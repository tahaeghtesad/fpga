==> flow/design.v <==
`timescale 1ns / 1ps
module Debouncer(clk, in, out
    );
	 input clk;
	 input [4:0] in;
	 output [4:0] out;
	 KeyDebouncer d0(clk,in[0],out[0]);
	 KeyDebouncer d1(clk,in[1],out[1]);
	 KeyDebouncer d2(clk,in[2],out[2]);
	 KeyDebouncer d3(clk,in[3],out[3]);
	 assign out[4] = in[4];
endmodule
module  KeyDebouncer(clk, in, out);
	input clk;
	input in;
	output reg out;
	reg [19:0] counter = 0;
	parameter length = 40000;
	always @(posedge clk) begin
		if (out == 1)
			out = 0;
		else begin
			if (in == 1) begin
				counter = counter + 1;
				if (length <= counter) begin
					if (counter < length + 1)
						out = 1;
					else
						counter = length + 1;
					end
				end
			else
				counter = 0;
		end
	end
endmodule
Step by step through the tools: Debouncer
What the tools print for Debouncer, step after step.
Lines are those of the file above, counted from 1.
Operators: Yosys type, input widths -> output width; for muxes data width and select width s.
Library cell names are shortened.
Not given: -

design
  top module = Debouncer
  clock = clk
  library = sky130hd
  timing corner = tt_025C_1v80

Word level
Counts by Yosys on the flattened word-level netlist (proc, flatten, opt, wreduce; memories kept). Register bits leave out memories and registers merged into their read ports (data or address); mux counts leave out enables and synchronous resets folded into registers. Print and check cells are left out. Cells with the same type and inputs are merged into one.

storage and ports
  flip-flop bits (word level) = 84
  bits of input ports = 6
  output and inout port bits = 5
  elaborated cells = 44

cells by class
  add/sub/neg operators = 4
  reduce/logical cells = 4
  mux-type cells = 12
  bitwise gates (word level) = 8
  order comparisons = 8

operators by type and width
  cell                   number
  $mux 20                8
  $le 16x20->1 const A   4
  $add 20x1->20 const B  4
  $lt 20x16->1 const B   4
  $reduce_or 3->1        4
  $not 1->1              8
  $mux 1                 4

Depth
Longest topological path by Yosys (ltp), each cell counted once; first at word level (registers and memories cut), then after technology mapping (sequential cells cut; the memories' decode and read muxes count).

logic depth
  depth in word-level cells = 4
  ABC_AREA = 0
  gate-level depth with buffers = 9
  mapped depth without buffers = 7

Mapped cells and area
Yosys stat after the flow's synthesis: flattened, memories mapped to cells. It holds for the ABC_AREA given above (unset counts as 0); a run with the other value may have another netlist.

mapped netlist
  flip-flop cells = 84
  buffer cells = 31
  cell area after synthesis = 5556.6 um^2
  sequential area = 2482.4 um^2
  cells in the netlist = 556

cells by type
  cell type  number  area in all (um^2)
  edfxtp_1   80      2.4E+03
  xnor2_1    33      289.027
  nor3_1     41      205.197
  xor2_1     22      192.685
  nand2_1    46      172.666
  nand3_1    33      165.158
  nand4_1    21      131.376
  o21a_1     14      105.101
  nor2_1     27      101.347
  ha_1       8       100.096
  nor4_1     16      100.096
  nor4_2     8       100.096
  and3_1     13      81.328
  dfxtp_1    4       80.077
  o31a_1     9       78.826
  inv_1      20      75.072
  a21oi_1    14      70.067
  o21ai_0    11      55.053

Not listed: further types 52, cells in them 136.
By module: a second synthesis without flattening, with its own total; a netlist apart from the flattened one above.

unflattened totals
  cells (unflattened synthesis) = 533
  area (unflattened synthesis) = 5662.9 um^2

Each row is one instance without its submodules.

by module
  module        sequential area (um^2)  instances  area (um^2)  cells
  KeyDebouncer  620.6                   4          1413.9       133
  Debouncer     0.0                     1          7.5          1

Worst setup path after synthesis
Path of least setup slack by OpenSTA after synthesis, without wires, with an ideal clock, recovery checks aside; 20% of the period is set as input and as output delay. Where synthesis merged equal registers, the netlist keeps one of their names.

timing path after synthesis
  path kind = reg2reg
  start point = register d1.counter[0]
  end point = register d1.counter[12]
  required time = 2786 ps
  time at the first pin = 0 ps
  slack = 473 ps
  path delay = 2567 ps
  driving pins on the path = 10
  arrival time = 2313 ps
  period = 3040 ps
  library setup time = 254 ps
  buffers on the path = 2
  synthesis period reached = 2567 ps

"path delay" is the arrival time less input delay plus setup time.
"driving pins on the path": output pins that drive a net of the path, with the launching flip-flop's if there is one; two outputs of one cell count as two.
"synthesis period reached" is the clock period less the worst setup slack; recovery checks do not enter. This is arithmetic on one report: input and output delays are still those of the set period (20% each).
The rows between start and end are the longest chain of elaborated cells between them; the timing report does not say that the signal goes this way. Where chains are equally long, one stands for them.
A line is the first line of the expression or statement that the cell stems from. Yosys adds cells for indexed reads and writes and turns some case tables into memories.
A register here has more assigning lines than the two given.

between the ends, after synthesis
  cell sequence = edfxtp_1 ha_1 nand3_1 or3_1 buf_2 o21a_1 nor4_2 nand2_2 buf_6 o21a_1
  length of the longest elaborated chain = 4
  elaborated cells on any way between the ends = 5
  source lines of those cells = 3
  those cells by class = add/sub (1); compare (2); mux (2)

ends and longest elaborated chain, after synthesis
  element             RTL line  RTL
  start: declaration  17        reg [19:0] counter = 0;
  start: assignment   24        counter = counter + 1;
  start: assignment   29        counter = length + 1;
  $add 20x1->20       24
  $lt 20x16->1        26        if (counter < length + 1)
  $mux 20             26
  $mux 20             25        if (length <= counter) begin
  end: assignment     24
  end: assignment     29
  end: declaration    17

Path in the finished layout
Path of least setup slack in the final report of flow run A (OpenROAD, finished layout, wires in). Where an end is a register, its clock arrival counts in the times.
The report prints the path's times to 10 ps; the period is as set.

timing path after layout
  path kind = reg2reg
  start point = register d3.counter[0]
  end point = register d3.counter[9]
  driving pins on the path = 9
  required time = 4450 ps
  arrival time = 3180 ps
  library setup time = 260 ps
  period = 4370 ps
  time at the first pin = 350 ps
  buffers on the path = 1
  slack = 1270 ps

The rows between start and end are the longest chain of elaborated cells between them; the timing report does not say that the signal goes this way. Where chains are equally long, one stands for them.
A register here has more assigning lines than the two given.

between the ends, after layout
  cell sequence = edfxtp_1 ha_1 and3_1 and2_1 a211oi_1 o32ai_1 o221ai_1 buf_4 nor3_1
  length of the longest elaborated chain = 4
  elaborated cells on any way between the ends = 5
  source lines of those cells = 3
  those cells by class = add/sub (1); compare (2); mux (2)

ends and longest elaborated chain, after layout
  element             RTL line  RTL
  start: declaration  17        reg [19:0] counter = 0;
  start: assignment   24        counter = counter + 1;
  start: assignment   29        counter = length + 1;
  $add 20x1->20       24
  $lt 20x16->1        26        if (counter < length + 1)
  $mux 20             26
  $mux 20             25        if (length <= counter) begin
  end: assignment     24
  end: assignment     29
  end: declaration    17

Appendix: measured runs

Measured data: module Debouncer, platform sky130hd, 2 stored runs of the flow under differing settings, order arbitrary. Input and output delays are each 20% of the period that was set; the output load is 0.01 pF.
"achieved clock period" means the clock period less the worst setup slack. The figure is calculated, with input and output delays left at 20% of the set period.
"worst setup path time" means the part of the period allowed to the worst setup path (the constraints hold back 20% at inputs and 20% at outputs) less its slack; where the path has registers, the arrival times of their clocks count too.
"power" rests on the timing tool's default activity at the inputs, not on a simulated workload.
"worst setup path time" is known to 10 ps.

Flow run A
==> flow/run.sh <==
#!/bin/bash
# the make line also repeats the synthesis and layout settings of config.mk as NAME=value (left out here)
make -C /OpenROAD-flow-scripts/flow DESIGN_CONFIG=/design/flow/config.mk WORK_HOME=/design/flow/orfs CLKGATE_MAP_FILE= finish
==> flow/config.mk <==
export PLATFORM = sky130hd
export DESIGN_NAME = Debouncer
export DESIGN_NICKNAME = Debouncer
export VERILOG_FILES = /design/flow/design.v
export SDC_FILE = /design/flow/constraint.sdc
export NUM_CORES = 4
export LEC_CHECK = 0
export CAP_MARGIN = 20
export CORE_MARGIN = 2
export CORE_UTILIZATION = 40
export SLEW_MARGIN = 20
==> flow/constraint.sdc <==
create_clock -name core_clock -period 4.37 [get_ports {clk}]
set_input_delay 0.8740 -clock core_clock [delete_from_list [all_inputs] [get_ports {clk}]]
set_output_delay 0.8740 -clock core_clock [all_outputs]
set_load 0.01 [all_outputs]

==> results of flow run A <==
chip area after synthesis (Yosys): 5556.6 um^2
die area: 14849.9 um^2
standard-cell area of the final layout: 6052.1 um^2
utilization: 44.1%
worst setup slack after layout: 1266 ps
total negative slack: 0 ps
worst hold slack: 550 ps
power: 0.001784 W
achieved clock period: 3104 ps
worst setup path time: 3100 ps
worst setup path kind: reg2reg

Flow run B
==> flow/run.sh <==
#!/bin/bash
# the make line also repeats the synthesis and layout settings of config.mk as NAME=value (left out here)
make -C /OpenROAD-flow-scripts/flow DESIGN_CONFIG=/design/flow/config.mk WORK_HOME=/design/flow/orfs CLKGATE_MAP_FILE= finish
==> flow/config.mk <==
export PLATFORM = sky130hd
export DESIGN_NAME = Debouncer
export DESIGN_NICKNAME = Debouncer
export VERILOG_FILES = /design/flow/design.v
export SDC_FILE = /design/flow/constraint.sdc
export NUM_CORES = 4
export LEC_CHECK = 0
export ABC_AREA = 1
export CAP_MARGIN = 5
export CORE_ASPECT_RATIO = 0.63
export CORE_MARGIN = 3
export CORE_UTILIZATION = 58
export MAX_ROUTING_LAYER = met4
export MIN_ROUTING_LAYER = met1
export PLACE_DENSITY_LB_ADDON = 0.21
export SETUP_SLACK_MARGIN = 1.52
export SLEW_MARGIN = 15
==> flow/constraint.sdc <==
create_clock -name core_clock -period 5.19 [get_ports {clk}]
set_input_delay 1.0380 -clock core_clock [delete_from_list [all_inputs] [get_ports {clk}]]
set_output_delay 1.0380 -clock core_clock [all_outputs]
set_load 0.01 [all_outputs]

==> results of flow run B <==
chip area after synthesis (Yosys): 5789.3 um^2
die area: 11248.5 um^2
standard-cell area of the final layout: 6329.8 um^2
utilization: 66.2%
worst setup slack after layout: 2789 ps
total negative slack: 0 ps
worst hold slack: 552 ps
power: 0.001537 W
achieved clock period: 2401 ps
worst setup path time: 2400 ps
worst setup path kind: reg2reg
